==> flow/design.v <==
module uart #( 
  parameter CLOCK_DIVIDER_WIDTH = 16
) (
  input reset_i,
  input clock_i,
 input serial_i, 
  output serial_o,
 input [7:0] data_i,
   output [7:0] data_o,
  input write_i,
  output write_busy_o,
  output read_ready_o,
  input ack_i  
);
reg [CLOCK_DIVIDER_WIDTH:0] clock_divider_i = 5208;
reg two_stop_bits_i = 1'b0;
reg parity_bit_i = 1'b0;
reg parity_even_i = 1'b0;
uart_tx #(
  .CLOCK_DIVIDER_WIDTH(CLOCK_DIVIDER_WIDTH)
)
UartTx (
  .reset_i(~reset_i),
  .clock_i(clock_i),
  .write_i(~write_i),
  .two_stop_bits_i(two_stop_bits_i),
  .parity_bit_i(parity_bit_i),
  .parity_even_i(parity_even_i),
  .clock_divider_i(clock_divider_i),
  .data_i(data_i),
  .busy_o(write_busy_o),
  .serial_o(serial_o)
);
uart_rx #(
  .CLOCK_DIVIDER_WIDTH(CLOCK_DIVIDER_WIDTH)
)
UartRx (
  .reset_i(~reset_i),
  .clock_i(clock_i),
  .ack_i(~ack_i),
  .parity_bit_i(parity_bit_i),
  .parity_even_i(parity_even_i),
  .serial_i(serial_i),
  .clock_divider_i(clock_divider_i),
  .data_o(data_o),
  .ready_o(read_ready_o)
);
endmodule
module uart_rx #(
  parameter CLOCK_DIVIDER_WIDTH = 16
) (
  input reset_i,
  input clock_i,
  input [CLOCK_DIVIDER_WIDTH - 1:0] clock_divider_i,
  input serial_i,
  output reg [7:0] data_o = 8'h00,
  output reg ready_o = 1'b0,
  input ack_i,
  input parity_bit_i,
  input parity_even_i
);
localparam STATE_IDLE = 0;
localparam STATE_RECEIVE_PACKET = 1;
localparam STATE_VALIDATE_PACKET = 2;
localparam START_BIT_NUM = 6'd0;
localparam PARITY_BIT_NUM = 4'd9;
reg [1:0] state = STATE_IDLE;
reg [CLOCK_DIVIDER_WIDTH - 1:0] bit_timer = 0;
reg [5:0] select_packet_bit = 0;
reg parity_bit = 1'b0;
reg parity_even = 1'b0;
reg ack_has_triggered = 1'b0;
reg [11:0] packet = 12'h000;
wire [CLOCK_DIVIDER_WIDTH - 1:0] bit_timer_start_value = clock_divider_i - 1'd1;
wire [CLOCK_DIVIDER_WIDTH - 1:0] sample_position = clock_divider_i / 2'd2;
wire [3:0] total_bits_to_receive = 4'd10 + parity_bit;
wire start_bit_valid = packet[0] == 1'b0;
wire [3:0] stop_bit_offset = parity_bit ? PARITY_BIT_NUM + 1'd1 : PARITY_BIT_NUM;
wire stop_bit_valid = packet[stop_bit_offset] == 1'b1;
wire even_parity_value =
  1'h01 & (
    packet[8] +
    packet[7] +
    packet[6] +
    packet[5] +
    packet[4] +
    packet[3] +
    packet[2] +
    packet[1]
  );
wire even_parity_valid = packet[PARITY_BIT_NUM] == even_parity_value;
wire odd_parity_valid = packet[PARITY_BIT_NUM] == ~even_parity_value;
wire parity_valid = parity_bit
  ? (parity_even ? even_parity_valid : odd_parity_valid)
  : 1'b1;
wire packet_valid =
  start_bit_valid &&
  parity_valid &&
  stop_bit_valid;
always @ (posedge reset_i, posedge clock_i) begin
  if (reset_i) begin
    state <= STATE_IDLE;
    data_o <= 8'h00;
    ready_o <= 1'b0;
    bit_timer <= 0;
    select_packet_bit <= 0;
    packet <= 12'h000;
    parity_bit <= 1'b0;
    parity_even <= 1'b0;
    ack_has_triggered <= 1'b0;
  end
  else begin
    if (!ack_i)
      ack_has_triggered <= 1'b0;
    if (ack_i && !ack_has_triggered) begin
      ready_o <= 1'b0;
      ack_has_triggered <= 1'b1;
    end
    case (state)
      STATE_IDLE:
        begin
          bit_timer <= bit_timer_start_value;
          select_packet_bit <= 0;
          if (!serial_i && clock_divider_i >= 2'd2) begin
            packet <= 12'h000;
            parity_bit <= parity_bit_i;
            parity_even <= parity_even_i;
            state <= STATE_RECEIVE_PACKET;
          end
        end
      STATE_RECEIVE_PACKET:
        begin
          if (bit_timer == sample_position) begin
            packet[select_packet_bit] <= serial_i;
            select_packet_bit <= select_packet_bit + 1'd1;
            if (select_packet_bit == START_BIT_NUM && serial_i == 1'b1)
              state <= STATE_IDLE;
            else if (select_packet_bit >= total_bits_to_receive - 1'd1)
              state <= STATE_VALIDATE_PACKET;
          end
          if (bit_timer != 0)
            bit_timer <= bit_timer - 1'd1;
          else
            bit_timer <= bit_timer_start_value;
        end
      STATE_VALIDATE_PACKET:
        begin
          if (packet_valid && !ready_o) begin
            data_o <= packet[8:1];
            ready_o <= 1'b1;
          end
          state <= STATE_IDLE;
        end
      default:
        state <= STATE_IDLE;
    endcase
  end
end
endmodule
module uart_tx #(
  parameter CLOCK_DIVIDER_WIDTH = 16
) (
  input reset_i,
  input clock_i,
  input [CLOCK_DIVIDER_WIDTH - 1:0] clock_divider_i,
  output reg serial_o = 1'b1,
  input [7:0] data_i,
  input write_i,
  output busy_o,
  input two_stop_bits_i,
  input parity_bit_i,
  input parity_even_i
);
localparam STATE_POST_RESET = 0;
localparam STATE_IDLE = 1;
localparam STATE_SEND_PACKET = 2;
reg [1:0] state = STATE_POST_RESET;
reg [CLOCK_DIVIDER_WIDTH - 1:0] bit_timer = 0;
reg [3:0] select_packet_bit = 0;
reg [7:0] data = 8'h00;
reg two_stop_bits = 1'b0;
reg parity_bit = 1'b0;
reg parity_even = 1'b0;
reg write_has_triggered = 1'b0;
wire [11:0] packet;
wire [CLOCK_DIVIDER_WIDTH - 1:0] clock_divider;
wire [CLOCK_DIVIDER_WIDTH - 1:0] bit_timer_start_value;
wire [3:0] total_bits_to_send = 4'd10 + two_stop_bits + parity_bit;
wire even_parity_value =
  1'h01 & (
    packet[8] +
    packet[7] +
    packet[6] +
    packet[5] +
    packet[4] +
    packet[3] +
    packet[2] +
    packet[1]
  );
assign busy_o = (state == STATE_IDLE && !reset_i) ? 1'b0 : 1'b1;
assign clock_divider = (clock_divider_i > 0) ? clock_divider_i - 1'd1 : 1'd0;
assign bit_timer_start_value = clock_divider;
assign packet[0] = 1'b0;  
assign packet[8:1] = data;
assign packet[9] = parity_bit
  ? (parity_even ? even_parity_value : ~even_parity_value)  
  : 1'b1;  
assign packet[11:10] = 2'b11;  
always @ (posedge reset_i, posedge clock_i) begin
  if (reset_i) begin
    state <= STATE_POST_RESET;
    serial_o <= 1'b1;
    bit_timer <= bit_timer_start_value;
    select_packet_bit <= 0;
    data <= 8'h00;
    two_stop_bits <= 1'b0;
    parity_bit <= 1'b0;
    parity_even <= 1'b0;
    write_has_triggered <= 1'b0;
  end
  else begin
    if (!write_i)
      write_has_triggered <= 1'b0;
    case (state)
      STATE_POST_RESET:
        if (bit_timer != 0) begin
          bit_timer <= bit_timer - 1'd1;
        end
        else if (select_packet_bit < 4'd12) begin
          bit_timer <= bit_timer_start_value;
          select_packet_bit <= select_packet_bit + 1'd1;
        end
        else begin
          state <= STATE_IDLE;
        end
      STATE_IDLE:
        begin
          serial_o <= 1'b1;
          bit_timer <= bit_timer_start_value;
          select_packet_bit <= 0;
          if (write_i && !write_has_triggered) begin
            data <= data_i;
            two_stop_bits <= two_stop_bits_i;
            parity_bit <= parity_bit_i;
            parity_even <= parity_even_i;
            write_has_triggered <= 1'b1;
            state <= STATE_SEND_PACKET;
          end
        end
      STATE_SEND_PACKET:
        if (select_packet_bit < total_bits_to_send) begin
          serial_o <= packet[select_packet_bit];
          if (bit_timer != 0) begin
            bit_timer <= bit_timer - 1'd1;
          end
          else begin
            bit_timer <= bit_timer_start_value;
            select_packet_bit <= select_packet_bit + 1'd1;
          end
        end
        else begin
          state <= STATE_IDLE;
        end
      default:
        state <= STATE_IDLE;
    endcase
  end
end
endmodule
# == Tool chain data of uart ==
# The steps from the RTL of uart to its reports follow in flow order.
# Line numbers count from 1 in the design file above.
# Operators carry their Yosys type and port widths (W data, S select, Z words).
# The mark -- stands for no value.
# inputs
design,uart
clock_port,clock_i
library,sky130hd
pvt_corner,tt_025C_1v80

# == After elaboration ==
# Source: Yosys, flattened and elaborated, memories not mapped. Widths are those after wreduce. Registers that Yosys merges into a memory's read port (data or address) are not register bits. Print and check cells do not count. Equal cells are merged and count once.
# bits
ff_bits,78
inputBits,13
out_inout_bits,11
wordCells,111
# op_classes
n_shift,3
logic,6
n_eq,16
n_cmp,3
reduce_logical,27
n_addsub,5
n_mux,38
# op_table
operator,n
$mux W16,5
$pmux W16 S3,1
$sub A16 B1 Y16 const B,2
$reduce_bool A16 Y1,2
$pmux W16 S2,1
$pmux W12 S2,1
$mux W12,2
$eq A16 B12 Y1 const B,1
$mux W4,4
$mux W2,8
$shift A1 B7 Y12,1
$shift A1 B7 Y12 const A,1
$and A12 B12 Y12,1
$or A12 B12 Y12,1
$shiftx A12 B4 Y1,1
$not A12 Y12,1
$ne A2 B2 Y1 const B,6
$pmux W6 S2,1
$pmux W4 S3,1
$mux W1,10
$reduce_and A3 Y1,3
$reduce_and A2 Y1,4
$lt A4 B4 Y1 const B,2
$neg A6 Y7,1
$logic_and A1 B1 Y1,6
$ne A2 B1 Y1 const B,3
$reduce_bool A2 Y1,3
$ne A3 B1 Y1 const B,2
# Not listed: further kinds 16, cells in them 23.

# == Logic depth ==
# Depth = most cells in a row (Yosys ltp): at word level without a register or memory, in the mapped netlist without a sequential cell, where the memories' decode and read muxes count.
# logic_depth
word_depth,7
ABC_AREA,0
mapped_depth,11
depth_no_buf,10

# == Mapped cells and area ==
# Yosys stat after the flow's synthesis: flattened, memories mapped to cells. It holds for the ABC_AREA given above (unset counts as 0); a run with the other value may have another netlist.
# types
type,n,type_area_um2
sky130_fd_sc_hd__dfrtp_1,68,1.7E+03
sky130_fd_sc_hd__dfstp_2,8,210.202
sky130_fd_sc_hd__mux2_2,18,202.694
sky130_fd_sc_hd__a21oi_1,31,155.149
sky130_fd_sc_hd__o21ai_0,28,140.134
sky130_fd_sc_hd__ha_1,10,125.12
sky130_fd_sc_hd__nand2_1,33,123.869
sky130_fd_sc_hd__nor2_1,29,108.854
sky130_fd_sc_hd__nand3_1,17,85.082
sky130_fd_sc_hd__nor3_1,17,85.082
sky130_fd_sc_hd__xnor2_1,7,61.309
sky130_fd_sc_hd__inv_1,16,60.058
sky130_fd_sc_hd__nor4_1,9,56.304
sky130_fd_sc_hd__or3_1,9,56.304
sky130_fd_sc_hd__a21o_1,7,52.55
sky130_fd_sc_hd__nand2b_1,8,50.048
sky130_fd_sc_hd__xor2_1,5,43.792
sky130_fd_sc_hd__clkbuf_1,11,41.29
# Other cell types: 56; their cells: 112.
# mapped
ff_cells,76
mapped_cells,443
yosys_area_um2,4306.6
seqArea_um2,1911.8
buffers,20

# == Path before layout ==
# OpenSTA on the mapped netlist: ideal clock, no wires. The path of least setup slack (recovery checks aside). Input and output delay are each 20% of the period. Register names are those of the netlist, which keeps one name where synthesis merged equal registers.
# synth_timing
kind,reg2reg
startpoint,register UartRx.select_packet_bit[0]
endpoint,register UartRx.packet[1]
delay_ns,2.779
launch_ns,0.000
setup_ns,0.066
period_ns,3.71
slack_ns,0.931
path_buffers,1
required_time_ns,3.644
arrival_time_ns,2.713
stages,10
synth_period_reached_ns,2.779
# "delay_ns" is the arrival time less input delay plus setup time.
# "stages" counts driving pins, that of a launching flip-flop among them; a cell with two outputs on the path counts twice.
# "synth_period_reached_ns" is the clock period less the worst setup slack; recovery checks do not enter. This is arithmetic on one report: input and output delays are still those of the set period (20% each).
# Between the ends stands the longest chain of elaborated cells between them, by number of cells; it is not shown to be the way that was timed. Of several equally long chains one is given.
# A line is the first line of the expression or statement that the cell stems from. Yosys adds cells for indexed reads and writes and turns some case tables into memories.
# At most two assigning lines are given for a register; there are more.
# synth_between
cell_sequence,sky130_fd_sc_hd__dfrtp_1 > sky130_fd_sc_hd__clkbuf_1 > sky130_fd_sc_hd__inv_1 > sky130_fd_sc_hd__ha_1 > sky130_fd_sc_hd__nand2b_1 > sky130_fd_sc_hd__or4_1 > sky130_fd_sc_hd__ha_1 > sky130_fd_sc_hd__nor4b_1 > sky130_fd_sc_hd__and4b_1 > sky130_fd_sc_hd__a22o_1
elab_chain_len,7
cells_between,8
lines_between,3
cone_classes,1 x add/sub; 2 x shift; 2 x mux; 3 x logic
# synth_lines
element,line,text
start: declaration,69,reg [5:0] select_packet_bit = 0;
start: assignment,106,select_packet_bit <= 0;
start: assignment,135,select_packet_bit <= select_packet_bit + 1'd1;
$neg A6 Y7,134,packet[select_packet_bit] <= serial_i;
$shift A1 B7 Y12,134,
$not A12 Y12,134,
$and A12 B12 Y12,134,
$or A12 B12 Y12,134,
$mux W12,133,if (bit_timer == sample_position) begin
$pmux W12 S2,119,case (state)
end: assignment,125,packet <= 12'h000;
end: assignment,134,
end: declaration,73,reg [11:0] packet = 12'h000;

# == Worst path after layout ==
# From the final timing report of run 2: the path of least setup slack in the routed layout; clock arrival at registers is part of the times.
# layout_timing
kind,reg2reg
startpoint,register UartTx.bit_timer[1]
endpoint,register UartTx.bit_timer[8]
setup_ns,0.12
slack_ns,-0.56
arrival_time_ns,2.44
required_time_ns,1.89
stages,9
period_ns,1.64
launch_ns,0.36
path_buffers,1
# Between the ends stands the longest chain of elaborated cells between them, by number of cells; it is not shown to be the way that was timed. Of several equally long chains one is given.
# At most two assigning lines are given for a register; there are more.
# layout_between
cell_sequence,sky130_fd_sc_hd__dfstp_2 > sky130_fd_sc_hd__inv_2 > sky130_fd_sc_hd__ha_4 > sky130_fd_sc_hd__nor3b_1 > sky130_fd_sc_hd__nand2_1 > sky130_fd_sc_hd__buf_4 > sky130_fd_sc_hd__o311ai_4 > sky130_fd_sc_hd__or3_1 > sky130_fd_sc_hd__a21oi_1
elab_chain_len,4
cells_between,8
cone_classes,1 x add/sub; 1 x eq/ne; 4 x mux; 2 x reduce/logical
# layout_lines
element,line,text
start: declaration,178,reg [CLOCK_DIVIDER_WIDTH - 1:0] bit_timer = 0;
start: assignment,213,bit_timer <= bit_timer_start_value;
start: assignment,227,bit_timer <= bit_timer - 1'd1;
$sub A16 B1 Y16,254,bit_timer <= bit_timer - 1'd1;
$mux W16,253,if (bit_timer != 0) begin
$mux W16,251,if (select_packet_bit < total_bits_to_send) begin
$pmux W16 S3,224,case (state)
end: assignment,227,
end: assignment,230,bit_timer <= bit_timer_start_value;
end: declaration,178,

# Record of 2 stored runs of the RTL-to-layout flow on uart, platform sky130hd. The runs are unordered. Constraints: input delay and output delay 20% of the set period each, output load 0.01 pF.
# "timing.worst_path_ns" is the time allowed to the run's worst setup path (the clock period less input and output delay, where it has them) less its slack. Clock arrival times count: a late capture clock shortens it, a late launch clock lengthens it.
# "power.total_mw": no workload was simulated; the value follows from the tool's default switching activity.
# Settings: n/a = not set for that run.
# Among the results, n/a means that no value is shown for the run.
name,run 1,run 2
period_ns,2.21,1.64
CORE_UTILIZATION,55,15
SETUP_SLACK_MARGIN,0.5,n/a
PLACE_DENSITY_LB_ADDON,0.26,n/a
CELL_PAD_IN_SITES_DETAIL_PLACEMENT,1,2
TNS_END_PERCENT,80,n/a
ABC_AREA,0,n/a
GPL_TIMING_DRIVEN,0,1
CTS_CLUSTER_SIZE,24,n/a
CAP_MARGIN,5,20
MIN_ROUTING_LAYER,met1,met1
CORE_MARGIN,2,2
SLEW_MARGIN,20,20
CORE_ASPECT_RATIO,n/a,1.69
CTS_CLUSTER_DIAMETER,n/a,188
MAX_ROUTING_LAYER,n/a,met5
synthesis_area_um2,n/a,4306.6
total_die_area_um2,n/a,30129.1
final_util_pct,n/a,26.6
setup_worst_slack_ns,n/a,-0.559
power.total_mw,n/a,6.439
timing.worst_path_ns,n/a,2.20
critical_path_type,n/a,reg2reg
# Run 1: no final report: clock tree synthesis broke off with DPL-0033
